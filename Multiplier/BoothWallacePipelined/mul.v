==> flow/design.v <==
module BoothBase
(
    input neg,  
    input pos,  
    input neg2, 
    input pos2, 
    input [1:0] x,  
    output p
);
assign p = (neg&~x[1]) | (neg2&~x[0]) | (pos&x[1]) | (pos2&x[0]);
endmodule
module BoothInterBase
(
    input [2:0] y,  
    input [63:0] x,
    output [63:0] p,
    output c  
);
wire neg,pos,neg2,pos2;
BoothSelectSignal u_BoothSelectSignal(
    .y(y),
    .neg(neg),
    .pos(pos),
    .neg2(neg2),
    .pos2(pos2)
);
BoothBase u_BoothBase(
    .neg(neg),
    .pos(pos),
    .neg2(neg2),
    .pos2(pos2),
    .x({x[0],1'b0}),
    .p(p[0])
);
generate
    genvar i;
    for(i=1;i<64;i=i+1) begin
        BoothBase us_BoothBase(
            .neg(neg),
            .pos(pos),
            .neg2(neg2),
            .pos2(pos2),
            .x(x[i:i-1]),
            .p(p[i])
        );
    end
endgenerate
assign c = neg || neg2;
endmodule
module BoothSelectSignal
(
    input [2:0] y,  
    output neg,  
    output pos,  
    output neg2, 
    output pos2  
);
assign neg = (y[2]&~y[1]&y[0]) | (y[2]&y[1]&~y[0]);
assign pos = (~y[2]&~y[1]&y[0]) | (~y[2]&y[1]&~y[0]);
assign neg2 = y[2]&~y[1]&~y[0];
assign pos2 = ~y[2]&y[1]&y[0];
endmodule
module adder(
    input [2:0] data,
    output cout,
    output s
);
assign s = data[2] ^ data[1] ^ data[0];
assign cout = data[2] & data[1] | (data[0] & (data[2] ^ data[1]));
endmodule
module mul
(
    input rst,
    input clk,
    input sign,
    input [31:0] x,
    input [31:0] y,
    output [63:0] result
);
wire [63:0] ex_x;
wire [33:0] ex_y;
assign ex_x = sign ? {{32{x[31]}},x} : {32'b0,x};
assign ex_y = sign ? {{2{y[31]}},y} : {2'b0,y};
wire [16:0] carry;
wire [63:0] part_res [16:0];
BoothInterBase ufirst_BoothInterBase(
        .y({ex_y[1:0],1'b0}), 
        .x(ex_x), 
        .p(part_res[0]), 
        .c(carry[0])
    );
generate
    genvar i;
    for(i=2;i<=32;i=i+2) begin
        BoothInterBase ui_BoothInterBase(
            .y(ex_y[i+1:i-1]),
            .x(ex_x<<i),
            .p(part_res[i>>1]),
            .c(carry[i>>1])
        );
    end
endgenerate
reg [16:0] carry_stage;
reg [16:0] part_res_stage [63:0];
integer m,n;
always @(posedge clk or posedge rst) begin
    if(rst) begin
        carry_stage <= 17'b0;
        for(m=0;m<64;m=m+1) begin
            part_res_stage [m] <= 17'b0;
        end
    end
    else begin
        carry_stage <= carry;
        for(m=0;m<64;m=m+1) begin
            for(n=0;n<17;n=n+1) begin
                part_res_stage[m][n] <= part_res[n][m];
            end
        end
    end
end
wire [13:0] wallace_carry [64:0];
wire [63:0] c_res,s_res;
wallace17 ufirst_wallace17(
        .in_data(part_res_stage[0]), 
        .cin(carry_stage[13:0]), 
        .cout(wallace_carry[1]),
        .c(c_res[0]),
        .s(s_res[0])
    );
generate
    genvar k;
    for(k=1;k<64;k=k+1) begin
        wallace17 ufirst_wallace17(
            .in_data(part_res_stage[k]), 
            .cin(wallace_carry[k]), 
            .cout(wallace_carry[k+1]),
            .c(c_res[k]),
            .s(s_res[k])
        );
    end
endgenerate
assign result = s_res + {c_res[62:0],carry_stage[14]} + carry_stage[15];
endmodule
module wallace17
(
    input [16:0] in_data,
    input [13:0] cin,
    output [13:0] cout,
    output c,s
);
wire [4:0] first_s;
adder first1 (.data(in_data[04:02]), .cout(cout[0]), .s(first_s[0]));
adder first2 (.data(in_data[07:05]), .cout(cout[1]), .s(first_s[1]));
adder first3 (.data(in_data[10:08]), .cout(cout[2]), .s(first_s[2]));
adder first4 (.data(in_data[13:11]), .cout(cout[3]), .s(first_s[3]));
adder first5 (.data(in_data[16:14]), .cout(cout[4]), .s(first_s[4]));
wire [3:0] second_s;
adder second1 (.data(cin[2:0]                   ), .cout(cout[5]), .s(second_s[0]));
adder second2 (.data({in_data[0],cin[4:3]}      ), .cout(cout[6]), .s(second_s[1]));
adder second3 (.data({first_s[1:0],in_data[1]}  ), .cout(cout[7]), .s(second_s[2]));
adder second4 (.data(first_s[4:2]               ), .cout(cout[8]), .s(second_s[3]));
wire [1:0] third_s;
adder third1 (.data({second_s[0],cin[6:5]} ), .cout(cout[09]), .s(third_s[0]));
adder third2 (.data(second_s[3:1]          ), .cout(cout[10]), .s(third_s[1]));
wire [1:0] fourth_s;
adder fourth1 (.data(cin[9:7]               ), .cout(cout[11]), .s(fourth_s[0]));
adder fourth2 (.data({third_s[1:0],cin[10]} ), .cout(cout[12]), .s(fourth_s[1]));
wire fifth_s;
adder fifth1 (.data({fourth_s[1:0],cin[11]}), .cout(cout[13]), .s(fifth_s));
adder sixth1 (.data({fifth_s,cin[13:12]}), .cout(c), .s(s));
endmodule
From RTL to reports: mul
What the tools print for mul, step after step.
Line numbers count from 1 in the design file above.
Library cell names are shortened.
Not given: -

set-up
  design top = mul
  clock port = clk
  library = sky130hd
  timing corner = tt_025C_1v80

After elaboration
Yosys after proc, flatten, opt, wreduce and memory -nomap, before mapping. Enables and synchronous resets that opt folds into registers are not counted as muxes. Print and check cells are not counted. Equal cells are merged and count once.

word-level totals
  output and inout port bits = 64
  register bits after elaboration = 1104
  word-level cells = 10684
  input bits = 67

cells by class
  bitwise gates (word level) = 10599
  multiplexer cells = 2
  reductions and logical operators = 16
  add/subtract/negate cells = 2

operator list
  operator                                  number
  1-bit bitwise AND                         5220
  1-bit OR                                  3361
  1-bit bitwise XOR                         1920
  1-bit NOT                                 98
  64-bit by 1-bit adder with 64-bit output  1
  64-bit adder                              1
  64-bit two-way mux                        1
  34-bit two-way mux                        1
  1-bit logical OR                          16

Depth
Longest topological path by Yosys (ltp), each cell counted once; first at word level (registers and memories cut), then after technology mapping (sequential cells cut; the memories' decode and read muxes count).

depth
  depth in word-level cells = 19
  ABC_AREA = 0
  depth in mapped cells = 24
  gate-level depth less buffers = 24

Mapped cells and area
Yosys stat after the flow's synthesis: flattened, memories mapped to cells. It holds for the ABC_AREA given above (unset counts as 0); a run with the other value may have another netlist.

synthesis totals
  area of sequential cells = 14839.2 µm²
  buffer cells = 421
  flip-flops = 593
  mapped area = 52072.4 µm²
  standard cells after synthesis = 5165

cell types
  cell      number  area in all (µm²)
  fa_1      782     1.57E+04
  dfrtp_1   593     1.48E+04
  xor2_1    537     4.7E+03
  inv_1     1090    4.09E+03
  a22oi_1   419     3.15E+03
  o21ai_0   505     2.53E+03
  clkbuf_1  314     1178.63
  ha_1      62      775.744
  a21oi_1   118     590.566
  xnor2_1   53      464.195
  a221o_1   46      460.442
  nand2_1   109     409.142
  nor2_1    108     405.389
  buf_1     92      345.331
  and2_1    50      312.8
  a21o_1    27      202.694
  nor2b_1   23      143.888
  o31ai_1   17      127.622

Not listed: further types 57, cells in them 220.
The figures by module come from a second, unflattened synthesis with its own total; it is not the netlist above.

second synthesis, totals
  cells (unflattened synthesis) = 6020
  area total of the unflattened synthesis = 77272.9 µm²

Rows give one instance, submodules left out.

modules
  module             seq. area (µm²)  area (µm²)  instances  cells
  mul                27626.5          31381.3     1          1660
  BoothBase          0.0              23.8        1088       3
  adder              0.0              20.0        960        1
  BoothSelectSignal  0.0              37.5        17         6
  BoothInterBase     0.0              10.0        17         2
  wallace17          0.0              0.0         64         0

Path before layout
OpenSTA on the mapped netlist: ideal clock, no wires. The path of least setup slack (recovery checks aside). Input and output delay are each 20% of the period. Register names are those of the netlist, which keeps one name where synthesis merged equal registers.

timing post-synthesis
  path kind = register -> output
  from = register part_res_stage[27][14]
  to = output port result[57]
  clock period = 13.4 ns
  delay of the path = 7.020 ns
  arrival time = 7.020 ns
  slack = 3.700 ns
  buffers on the path = 0
  data required time = 10.720 ns
  output delay = 2.680 ns
  launch time at the first pin = 0.000 ns
  stages = 22
  period reached after synthesis = 9.7 ns

"delay of the path" is the arrival time less input delay plus setup time.
At an output port there is no setup time.
"stages": output pins that drive a net of the path, with the launching flip-flop's if there is one; two outputs of one cell count as two.
"period reached after synthesis" = period - worst setup slack (recovery checks aside). The figure is calculated, with input and output delays left at 20% of the set period.
The rows between start and end are the longest chain of elaborated cells between them; the timing report does not say that the signal goes this way. Where chains are equally long, one stands for them.
A line is the first line of the expression or statement that the cell stems from. Yosys adds cells for indexed reads and writes and turns some case tables into memories.

on the way, post-synthesis
  cell sequence = dfrtp_1 fa_1 fa_1 inv_1 fa_1 inv_1 fa_1 fa_1 inv_1 fa_1 inv_1 ha_1 a21oi_1 o21ai_1 or2_1 o211ai_2 a31o_2 o41ai_2 or4b_4 a31oi_4 o21ai_2 xnor2_1
  cells in the longest elaborated chain = 18
  elaborated cells on any way between the ends = 106
  those cells by class = 2 x add/sub; 104 x logic

RTL lines, path post-synthesis
  element                                   line  RTL
  start, declared                           104   reg [16:0] part_res_stage [63:0];
  start, assigned                           110   part_res_stage [m] <= 17'b0;
  start, assigned                           117   part_res_stage[m][n] <= part_res[n][m];
  1-bit bitwise AND                         69    assign cout = data[2] & data[1] | (data[0] & (data[2] ^ data[1]));
  1-bit OR                                  69
  1-bit bitwise XOR                         69
  1-bit bitwise AND                         69
  1-bit OR                                  69
  1-bit bitwise XOR                         69
  1-bit bitwise AND                         69
  (+4 left out)                             -
  1-bit bitwise AND                         69
  1-bit OR                                  69
  1-bit bitwise XOR                         69
  1-bit bitwise AND                         69
  1-bit OR                                  69
  64-bit adder                              143   assign result = s_res + {c_res[62:0],carry_stage[14]} + carry_stage[15];
  64-bit by 1-bit adder with 64-bit output  143
  end, declared                             78    output [63:0] result

Path in the finished layout
From the final timing report of run 2: the path of least setup slack in the routed layout; clock arrival at registers is part of the times.

timing after layout
  path kind = register -> output
  from = register part_res_stage[29][15]
  to = output port result[61]
  stages = 24
  buffers on the path = 6
  launch time at the first pin = 0.61 ns
  data required time = 7.01 ns
  arrival time = 7.41 ns
  output delay = 1.75 ns
  clock period = 8.76 ns
  slack = -0.40 ns

The rows between start and end are the longest chain of elaborated cells between them; the timing report does not say that the signal goes this way. Where chains are equally long, one stands for them.

on the way, after layout
  cell sequence = dfrtp_1 buf_4 fa_2 buf_12 buf_4 fa_1 fa_1 fa_1 fa_1 fa_1 ha_1 a21oi_2 o21ai_1 or2_2 a31oi_1 buf_4 a31o_4 o41ai_4 or4b_4 a31oi_4 buf_6 o41ai_2 xor2_1 buf_2
  cells in the longest elaborated chain = 19
  elaborated cells on any way between the ends = 108
  those cells by class = 2 x add/sub; 106 x logic

RTL lines, path after layout
  element                                   line  RTL
  start, declared                           104   reg [16:0] part_res_stage [63:0];
  start, assigned                           110   part_res_stage [m] <= 17'b0;
  start, assigned                           117   part_res_stage[m][n] <= part_res[n][m];
  1-bit bitwise XOR                         69    assign cout = data[2] & data[1] | (data[0] & (data[2] ^ data[1]));
  1-bit bitwise AND                         69
  1-bit OR                                  69
  1-bit bitwise XOR                         69
  1-bit bitwise AND                         69
  1-bit OR                                  69
  1-bit bitwise XOR                         69
  (+5 left out)                             -
  1-bit bitwise AND                         69
  1-bit OR                                  69
  1-bit bitwise XOR                         69
  1-bit bitwise AND                         69
  1-bit OR                                  69
  64-bit adder                              143   assign result = s_res + {c_res[62:0],carry_stage[14]} + carry_stage[15];
  64-bit by 1-bit adder with 64-bit output  143
  end, declared                             78    output [63:0] result

Memo
Re: implementation data of mul

Stored flow runs of mul (2 of them; Yosys, OpenROAD, sky130hd). They differ in their settings and are not a sequence. Constraints: input delay and output delay 20% of the set period each, output load 0.01 pF.
By "worst setup path time (ns)" is meant the share of the clock period that the worst setup path is allowed (20% is reserved at inputs, 20% at outputs), minus its slack. Clock arrival times at its registers enter into it.

settings of run 1
{
  "period_ns": 7.7,
  "CORE_UTILIZATION": 46,
  "PLACE_DENSITY": 0.89,
  "CORE_ASPECT_RATIO": 0.89,
  "CELL_PAD_IN_SITES_GLOBAL_PLACEMENT": 1,
  "CELL_PAD_IN_SITES_DETAIL_PLACEMENT": 2,
  "GPL_ROUTABILITY_DRIVEN": 1,
  "CTS_CLUSTER_DIAMETER": 23,
  "SLEW_MARGIN": 35,
  "MIN_ROUTING_LAYER": "met1",
  "CAP_MARGIN": 20,
  "CORE_MARGIN": 2
}
report of run 1: did not finish, cts, DPL-0033

settings of run 2
{
  "period_ns": 8.76,
  "CORE_UTILIZATION": 66,
  "CAP_MARGIN": 20,
  "CORE_MARGIN": 2,
  "SLEW_MARGIN": 20
}
report of run 2
yosys chip area after synthesis (um^2): 52072.4
finish__design__die__area: 81159.5
finish__design__instance__utilization: 0.7514
finish__timing__setup__ws: -0.398
worst setup path time (ns): 7.41
worst setup path kind: register -> output
